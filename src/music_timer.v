==> flow/design.v <==
module music_timer(
    input clk,
    input rst,
    input [3:0] length,
    output reg note_change
    );
    reg [28:0] count;
    always @ (posedge clk or posedge rst)
        if (rst) begin
            note_change <= 0;
            count <= 0;
        end
		else if (note_change == 1) note_change <= 0;
        else begin
            case (length)
                0:
                begin
                    count <= 0;
                    note_change <= 0;
                end
                1:
                begin
                    count <= count + 1;
                    if (count >= 100000000) begin
                        note_change <= 1;
                        count <= 0;
                    end
                end
                2:
                begin
                    count <= count + 1;
                    if (count >= 50000000) begin
                        note_change <= 1;
                        count <= 0;
                    end
                end
                3:
                begin
                    count <= count + 1;
                    if (count >= 25000000) begin
                        note_change <= 1;
                        count <= 0;
                    end
                end
                4:
                begin
                    count <= count + 1;
                    if (count >= 12500000) begin
                        note_change <= 1;
                        count <= 0;
                    end
                end
                5:
                begin
                    count <= count + 1;
                    if (count >= 75000000) begin
                        note_change <= 1;
                        count <= 0;
                    end
                end
                6:
                begin
                    count <= count + 1;
                    if (count >= 37500000) begin
                        note_change <= 1;
                        count <= 0;
                    end
                end
                7:
                begin
                    count <= count + 1;
                    if (count >= 18750000) begin
                        note_change <= 1;
                        count <= 0;
                    end
                end
					 default:
					 begin
						  count <= 0;
						  note_change <= 0;
					 end
            endcase
        end
endmodule
* Step by step through the tools: music_timer
Tool output for the design above, in the order of the flow.
Line numbers count from 1 in the design file above.
Cell names lack the library's common part.
Not given: --
- Design top :: music_timer
- Clock input :: clk
- Cell library :: sky130hd
- Library corner :: tt_025C_1v80

* Elaborated design
Source: Yosys, flattened and elaborated, memories not mapped. Widths are those after wreduce; folded enables and synchronous resets count as part of the registers. Registers that Yosys merges into a memory's read port (data or address) are not register bits. Print and check cells do not count. Equal cells are merged and count once.
- Input port bits :: 6
- Output and inout port bits :: 1
- Register bits :: 30
- Cells after elaboration :: 34
- $add $sub $neg :: 1
- Equality and inequality tests :: 7
- Magnitude comparators :: 7
- Mux-type cells :: 17
** Operators with widths (count)
- 29-bit case mux with 7-bit select :: 1
- 29-bit 2-to-1 mux :: 7
- 29-bit by 25-bit greater-or-equal comparator with 1-bit output with constant B :: 2
- 29-bit by 26-bit greater-or-equal comparator with 1-bit output with constant B :: 2
- 29-bit by 27-bit greater-or-equal comparator with 1-bit output with constant B :: 2
- 29-bit by 1-bit adder with 29-bit output with constant B :: 1
- 29-bit by 24-bit greater-or-equal comparator with 1-bit output with constant B :: 1
- 4-bit by 3-bit == test with 1-bit output with constant B :: 4
- 4-bit by 2-bit == test with 1-bit output with constant B :: 2
- 1-bit 2-to-1 mux :: 8
- 1-bit case mux with 7-bit select :: 1
- 4-bit by 1-bit == test with 1-bit output with constant B :: 1

* Logic depth
Depth = most cells in a row (Yosys ltp): at word level without a register or memory, in the mapped netlist without a sequential cell, where the memories' decode and read muxes count.
- Depth after elaboration :: 4
- ABC_AREA :: 0
- Mapped depth :: 12
- Depth with buffers taken out :: 10

* Netlist
Source: synth_stat.txt of the flow (Yosys; design flattened, memories mapped). It holds for the ABC_AREA given above (unset counts as 0); a run with the other value may have another netlist.
** Cell types
- dfrtp_1 :: count 30, total area 750.72 um^2
- nand3_1 :: count 29, total area 145.139 um^2
- nand2_1 :: count 38, total area 142.637 um^2
- a31oi_1 :: count 18, total area 112.608 um^2
- nor2_1 :: count 22, total area 82.579 um^2
- buf_2 :: count 15, total area 75.072 um^2
- nor3_1 :: count 14, total area 70.067 um^2
- o21ai_0 :: count 13, total area 65.062 um^2
- and3_1 :: count 9, total area 56.304 um^2
- nor4_1 :: count 9, total area 56.304 um^2
- a21oi_1 :: count 11, total area 55.053 um^2
- nand4_1 :: count 8, total area 50.048 um^2
- a22o_1 :: count 4, total area 35.034 um^2
- and4_1 :: count 4, total area 35.034 um^2
- xnor2_1 :: count 4, total area 35.034 um^2
- clkbuf_1 :: count 9, total area 33.782 um^2
- inv_1 :: count 8, total area 30.029 um^2
- nor3b_1 :: count 4, total area 30.029 um^2
Not listed: further types 32, cells in them 55.
- Cell count :: 304
- Chip area (Yosys) :: 2307.2 um^2
- Buffers :: 28
- Flip-flop cells :: 30
- Area of sequential cells :: 750.7 um^2

* Path before layout
Path of least setup slack by OpenSTA after synthesis, without wires, with an ideal clock, recovery checks aside; 20% of the period is set as input and as output delay. Where synthesis merged equal registers, the netlist keeps one of their names.
- Path type :: flip-flop to flip-flop
- From :: register count[5]
- To :: register count[3]
- Period :: 2.47 ns
- Path slack :: 0.149 ns
- Path buffers :: 1
- Driving pins on the path :: 10
- Launch time at the first pin :: 0.000 ns
- Path delay :: 2.321 ns
- Arrival time :: 2.200 ns
- Data required time :: 2.349 ns
- Library setup time :: 0.121 ns
- Synthesis period reached :: 2.321 ns
"path delay" = arrival - input delay + setup time.
"driving pins on the path" counts driving pins, that of a launching flip-flop among them; a cell with two outputs on the path counts twice.
"synthesis period reached" = period - worst setup slack (recovery checks aside). The figure is calculated, with input and output delays left at 20% of the set period.
The rows between start and end are the longest chain of elaborated cells between them; the timing report does not say that the signal goes this way. Where chains are equally long, one stands for them.
Each line given opens the expression or statement behind the cell; cells for indexed reads and writes are added by Yosys, which also makes memories of some case tables.
A register here has more assigning lines than the two given.
- Cells stage by stage :: dfrtp_1 or4b_1 nor4_1 a31oi_1 nand3_1 nand4b_1 o31a_1 buf_6 a21o_1 a22o_1
- Length of the longest elaborated chain :: 3
- Elaborated cells between the ends (all ways) :: 15
- RTL lines with such cells :: 8
- Classes of those cells :: compare (7); mux (8)
** Ends and longest elaborated chain, after synthesis
- from (decl) :: line 7 : reg [28:0] count;
- from (assign) :: line 23 : count <= count + 1;
- from (assign) :: line 31 : count <= count + 1;
- 29-bit by 25-bit greater-or-equal comparator with 1-bit output :: line 72 : if (count >= 18750000) begin
- 29-bit 2-to-1 mux :: line 72
- 29-bit case mux with 7-bit select :: line 15 : case (length)
- to (assign) :: line 23
- to (assign) :: line 31
- to (decl) :: line 7

* Path in the finished layout
From the final timing report of entry B: the path of least setup slack in the routed layout; clock arrival at registers is part of the times.
- Path type :: flip-flop to flip-flop
- From :: register count[19]
- To :: register count[17]
- Period :: 2.74 ns
- Path slack :: 0.19 ns
- Data required time :: 2.92 ns
- Arrival time :: 2.73 ns
- Path buffers :: 2
- Launch time at the first pin :: 0.28 ns
- Library setup time :: 0.11 ns
- Driving pins on the path :: 11
The rows between start and end are the longest chain of elaborated cells between them; the timing report does not say that the signal goes this way. Where chains are equally long, one stands for them.
A register here has more assigning lines than the two given.
- Cells stage by stage :: dfrtp_1 or4b_4 nor4_4 a31oi_1 nand3_1 nand4b_1 o31a_1 buf_12 buf_6 a21oi_2 mux2i_1
- Length of the longest elaborated chain :: 3
- Elaborated cells between the ends (all ways) :: 15
- RTL lines with such cells :: 8
- Classes of those cells :: compare (7); mux (8)
** Ends and longest elaborated chain, after layout
- from (decl) :: line 7 : reg [28:0] count;
- from (assign) :: line 23 : count <= count + 1;
- from (assign) :: line 31 : count <= count + 1;
- 29-bit by 25-bit greater-or-equal comparator with 1-bit output :: line 72 : if (count >= 18750000) begin
- 29-bit 2-to-1 mux :: line 72
- 29-bit case mux with 7-bit select :: line 15 : case (length)
- to (assign) :: line 23
- to (assign) :: line 31
- to (decl) :: line 7

Below are 2 stored runs of the flow (Yosys, OpenROAD; platform sky130hd) on music_timer, each with its settings and what was measured, unordered. Constraints: input delay and output delay 20% of the set period each, output load 0.01 pF.
"critical path time" = time allowed to the worst setup path (clock period - input delay - output delay, where it has them) - its slack; a late launch clock adds to it, a late capture clock takes from it.
By "power" is meant OpenSTA's value without simulated activity: inputs other than the clock are taken to toggle once in ten clock periods, and the tool carries that through the logic.

* Entry A
** Files
==> flow/run.sh <==
#!/bin/bash
# the make line also repeats the synthesis and layout settings of config.mk as NAME=value (left out here)
make -C /OpenROAD-flow-scripts/flow DESIGN_CONFIG=/design/flow/config.mk WORK_HOME=/design/flow/orfs CLKGATE_MAP_FILE= finish
==> flow/config.mk <==
export PLATFORM = sky130hd
export DESIGN_NAME = music_timer
export DESIGN_NICKNAME = music_timer
export VERILOG_FILES = /design/flow/design.v
export SDC_FILE = /design/flow/constraint.sdc
export NUM_CORES = 4
export LEC_CHECK = 0
export CAP_MARGIN = 20
export CELL_PAD_IN_SITES_GLOBAL_PLACEMENT = 3
export CORE_MARGIN = 8
export CORE_UTILIZATION = 60
export CTS_CLUSTER_DIAMETER = 117
export PLACE_DENSITY = 0.59
export SLEW_MARGIN = 20
export TNS_END_PERCENT = 30
==> flow/constraint.sdc <==
create_clock -name core_clock -period 3.56 [get_ports {clk}]
set_input_delay 0.7120 -clock core_clock [delete_from_list [all_inputs] [get_ports {clk}]]
set_output_delay 0.7120 -clock core_clock [all_outputs]
set_load 0.01 [all_outputs]
** Results
Incomplete, placement halted on GPL-0301.

* Entry B
** Files
==> flow/run.sh <==
#!/bin/bash
# the make line also repeats the synthesis and layout settings of config.mk as NAME=value (left out here)
make -C /OpenROAD-flow-scripts/flow DESIGN_CONFIG=/design/flow/config.mk WORK_HOME=/design/flow/orfs CLKGATE_MAP_FILE= finish
==> flow/config.mk <==
export PLATFORM = sky130hd
export DESIGN_NAME = music_timer
export DESIGN_NICKNAME = music_timer
export VERILOG_FILES = /design/flow/design.v
export SDC_FILE = /design/flow/constraint.sdc
export NUM_CORES = 4
export LEC_CHECK = 0
export CAP_MARGIN = 20
export CORE_MARGIN = 2
export CORE_UTILIZATION = 40
export SETUP_SLACK_MARGIN = 0.25
export SLEW_MARGIN = 20
==> flow/constraint.sdc <==
create_clock -name core_clock -period 2.74 [get_ports {clk}]
set_input_delay 0.5480 -clock core_clock [delete_from_list [all_inputs] [get_ports {clk}]]
set_output_delay 0.5480 -clock core_clock [all_outputs]
set_load 0.01 [all_outputs]
** Results
- Standard-cell area after layout :: 2822.7 um^2
- Critical path time :: 2.55 ns
- Class of the worst setup path :: flip-flop to flip-flop
- Power :: 936.7 µW
- Die size :: 6391.2 um^2
- Summed negative setup slack :: 0.000 ns
- Yosys chip area after synthesis :: 2307.2 um^2
- Worst hold slack in the final report :: 0.572 ns
- Utilization :: 0.509
- Setup slack of the critical path :: 0.192 ns
