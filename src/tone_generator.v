==> flow/design.v <==
`timescale 1ns / 1ps
module tone_generator(
    input clk,
    input rst,
    input [3:0] tone,
    output reg out
    );
	reg [18:0] count;  
	always @ (posedge rst or posedge clk)
		if (rst) begin
			count <= 0;
			out <= 0;
		end else
			case (tone)
				0: begin
					count <= 0;
					out <= 0;
					end
				1: begin
						count <= count + 1;
						if (count >= 1) begin
							out <= ~out;
							count <= 0;
						end
					end
				2: begin
						count <= count + 1;
						if (count >= 2) begin
							out <= ~out;
							count <= 0;
						end
					end
				3: begin
						count <= count + 1;
						if (count >= 3) begin
							out <= ~out;
							count <= 0;
						end
					end
				4: begin
						count <= count + 1;
						if (count >= 4) begin
							out <= ~out;
							count <= 0;
						end
					end
				5: begin
						count <= count + 1;
						if (count >= 5) begin
							out <= ~out;
							count <= 0;
						end
					end
				6: begin
						count <= count + 1;
						if (count >= 6) begin
							out <= ~out;
							count <= 0;
						end
					end
				7: begin
						count <= count + 1;
						if (count >= 7) begin
							out <= ~out;
							count <= 0;
						end
					end
				8: begin
						count <= count + 1;
						if (count >= 8) begin
							out <= ~out;
							count <= 0;
						end
					end
				9: begin
						count <= count + 1;
						if (count >= 9) begin
							out <= ~out;
							count <= 0;
						end
					end
				10: begin
						count <= count + 1;
						if (count >= 10) begin
							out <= ~out;
							count <= 0;
						end
					end
				11: begin
						count <= count + 1;
						if (count >= 11) begin
							out <= ~out;
							count <= 0;
						end
					end
				12: begin
						count <= count + 1;
						if (count >= 12) begin
							out <= ~out;
							count <= 0;
						end
					end
				13: begin
						count <= count + 1;
						if (count >= 13) begin
							out <= ~out;
							count <= 0;
						end
					end
				14: begin
						count <= count + 1;
						if (count >= 14) begin
							out <= ~out;
							count <= 0;
						end
					end
				15: begin
						count <= count + 1;
						if (count >= 15) begin
							out <= ~out;
							count <= 0;
						end
					end
			endcase
endmodule
Reports on tone_generator
What the tools print for tone_generator, step after step.
Lines are those of the file above, counted from 1.
Library cell names are shortened.
{ "setup": {"top_module": "tone_generator", "clock": "clk", "library": "sky130hd", "corner": "tt_025C_1v80"} }

Word level
Yosys after proc, flatten, opt, wreduce and memory -nomap, before mapping. Memory bits, and registers merged into a memory's read port (data or address), are not among the register bits. Print and check cells are not counted. Equal cells are merged and count once.
{ "op_classes": {"n_addsub": 1, "cmp": 15, "equal": 30, "mux": 32, "n_logic": 1, "reduce_and_logical": 3} }
{ "op_table": {"columns": ["cell", "n"], "rows": [
  ["19-bit parallel mux with 16-bit select", 1],
  ["19-bit two-way mux", 15],
  ["19-bit by 4-bit greater-or-equal comparator with 1-bit output with constant B", 8],
  ["19-bit by 3-bit greater-or-equal comparator with 1-bit output with constant B", 4],
  ["19-bit by 2-bit greater-or-equal comparator with 1-bit output with constant B", 2],
  ["4-bit == test with constant B", 8],
  ["2-bit inequality test with constant B", 15],
  ["19-bit by 1-bit adder with 19-bit output with constant B", 1],
  ["19-bit by 1-bit greater-or-equal comparator with 1-bit output with constant B", 1],
  ["16-bit AND reduction", 1],
  ["16-bit nonzero test", 1],
  ["4-bit by 3-bit == test with 1-bit output with constant B", 4],
  ["1-bit parallel mux with 16-bit select", 1],
  ["1-bit two-way mux", 15],
  ["4-bit by 2-bit == test with 1-bit output with constant B", 2],
  ["4-bit by 1-bit == test with 1-bit output with constant B", 1],
  ["4-bit logical NOT", 1],
  ["1-bit NOT", 1]
]} }
{ "bits": {"regBits": 20, "input_bits": 6, "wordCells": 84} }

Depth
Depth = most cells in a row (Yosys ltp): at word level without a register or memory, in the mapped netlist without a sequential cell, where the memories' decode and read muxes count.
{ "depth": {"word_depth": 3, "ABC_AREA": 0, "ltp_mapped": 7, "depth_no_buf": 7} }

Mapped cells and area
Source: synth_stat.txt of the flow (Yosys; design flattened, memories mapped). It holds for the ABC_AREA given above (unset counts as 0); a run with the other value may have another netlist.
Totals and module areas in this step are rounded.
{ "synth_totals": {"stdcells": 78, "area_mm2": 0.0008771, "ffs": 20, "buf_cells": 3} }
{ "by_type": {"columns": ["cell_type", "n"], "rows": [
  ["dfrtp_1", 20],
  ["ha_1", 3],
  ["nor2_1", 9],
  ["nor4_1", 4],
  ["inv_1", 6],
  ["maj3_1", 2],
  ["o311ai_0", 2],
  ["xor2_1", 2],
  ["a221oi_2", 1],
  ["mux2_4", 1],
  ["nand2_1", 4],
  ["nand3_1", 3],
  ["maj3_2", 1],
  ["a41o_1", 1],
  ["a2111oi_0", 1],
  ["a221oi_1", 1],
  ["o2111ai_1", 1],
  ["xnor2_1", 1]
]} }
Other cell types: 14; their cells: 15.

Timing after synthesis
Path of least setup slack by OpenSTA after synthesis, without wires, with an ideal clock, recovery checks aside; 20% of the period is set as input and as output delay. Where synthesis merged equal registers, the netlist keeps one of their names.
{ "synth_timing": {"path_type": "flip-flop to flip-flop", "from": "register count[1]", "to": "register out", "tclk_ns": 2.6, "setup_time_ns": 0.125, "t_first_pin_ns": 0.000, "t_arrival_ns": 1.915, "setup_slack_ns": 0.560, "delay_ns": 2.040, "driving_pins": 7, "path_buffers": 0, "synth_period_reached_ns": 2.04} }
"delay_ns" = arrival - input delay + setup time.
"driving_pins": output pins that drive a net of the path, with the launching flip-flop's if there is one; two outputs of one cell count as two.
"synth_period_reached_ns" = period - worst setup slack (recovery checks aside). The figure is calculated, with input and output delays left at 20% of the set period.
The rows between start and end are the longest chain of elaborated cells between them; the timing report does not say that the signal goes this way. Where chains are equally long, one stands for them.
A line is the first line of the expression or statement that the cell stems from. Yosys adds cells for indexed reads and writes and turns some case tables into memories.
A register here has more assigning lines than the two given.
{ "synth_via": {"cell_sequence": "dfrtp_1 or2_1 maj3_2 a221oi_2 o211ai_1 a41o_1 mux2_4", "elab_chain_len": 3, "cone_cells": 47, "cone_classes": "15 x compare; 15 x eq/ne; 16 x mux; 1 x reduce/logical"} }
{ "synth_lines": {"columns": ["item", "line_no", "source"], "rows": [
  ["start: declaration", 8, "reg [18:0] count;"],
  ["start: assignment", 20, "count <= count + 1;"],
  ["start: assignment", 27, "count <= count + 1;"],
  ["19-bit by 4-bit greater-or-equal comparator with 1-bit output", 119, "if (count >= 15) begin"],
  ["1-bit two-way mux", 119, null],
  ["1-bit parallel mux with 16-bit select", 14, "case (tone)"],
  ["end: assignment", 22, "out <= ~out;"],
  ["end: assignment", 29, "out <= ~out;"],
  ["end: declaration", 6, "output reg out"]
]} }

Path in the finished layout
Path of least setup slack in the final report of record 2 (OpenROAD, finished layout, wires in). Where an end is a register, its clock arrival counts in the times.
{ "layout_timing": {"path_type": "input port to flip-flop", "from": "input tone[2]", "to": "register out", "tclk_ns": 2.15, "in_delay_ns": 0.43, "setup_time_ns": 0.11, "t_first_pin_ns": 0.43, "t_arrival_ns": 2.26, "setup_slack_ns": 0.07, "driving_pins": 7, "path_buffers": 1} }
The rows between start and end are the longest chain of elaborated cells between them; the timing report does not say that the signal goes this way. Where chains are equally long, one stands for them.
A register here has more assigning lines than the two given.
{ "layout_via": {"cell_sequence": "clkdlybuf4s50_1 inv_1 maj3_1 a221oi_1 o211ai_1 a41o_1 mux2_4", "elab_chain_len": 3, "cone_cells": 34, "cone_classes": "30 x eq/ne; 1 x mux; 3 x reduce/logical"} }
{ "layout_lines": {"columns": ["item", "line_no", "source"], "rows": [
  ["start: declaration", 5, "input [3:0] tone,"],
  ["4-bit == test", 14, "case (tone)"],
  ["16-bit nonzero test", null, null],
  ["16-bit AND reduction", null, null],
  ["end: assignment", 22, "out <= ~out;"],
  ["end: assignment", 29, "out <= ~out;"],
  ["end: declaration", 6, "output reg out"]
]} }

--- measured runs ---
tone_generator through Yosys and OpenROAD on sky130hd: 2 stored runs, unordered, with their settings and measured results. The constraints put input and output delay at 20% of the set period each and load the outputs with 0.01 pF.
"timing.achieved_period_ns" means the clock period less the worst setup slack. The figure is calculated, with input and output delays left at 20% of the set period.
"worst_path_allowed_less_slack_ns" is the time allowed to the run's worst setup path (the clock period less input and output delay, where it has them) less its slack. Clock arrival times count: a late capture clock shortens it, a late launch clock lengthens it.
"design_power_mw" is the tool's figure for a default switching activity; nothing was simulated.
Results are given in rounded form.
[
  {
    "run": "record 1",
    "settings": { "period_ns": 2.67, "CORE_UTILIZATION": 64, "PLACE_DENSITY_LB_ADDON": 0.17, "CORE_ASPECT_RATIO": 0.72, "CORE_MARGIN": 8, "CELL_PAD_IN_SITES_GLOBAL_PLACEMENT": 2, "CELL_PAD_IN_SITES_DETAIL_PLACEMENT": 0, "SLEW_MARGIN": 35, "MAX_ROUTING_LAYER": "met4", "CAP_MARGIN": 20 },
    "outcome": "no results, placement failed with FLW-0024"
  },
  {
    "run": "record 2",
    "settings": { "period_ns": 2.15, "CAP_MARGIN": 20, "CORE_MARGIN": 2, "CORE_UTILIZATION": 40, "SLEW_MARGIN": 20 },
    "results": { "timing.achieved_period_ns": 2.083, "timing.setup.ws_ns": 0.067, "synth_area_mm2": 0.0008771, "die_area_mm2": 0.002583, "design_power_mw": 0.6755, "fin_util_frac": 0.562, "stdcell_area_mm2": 0.001136, "timing.setup.tns_ns": 0.000, "worst_path_allowed_less_slack_ns": 1.65, "path_kind": "input port to flip-flop" }
  }
]
--- end ---
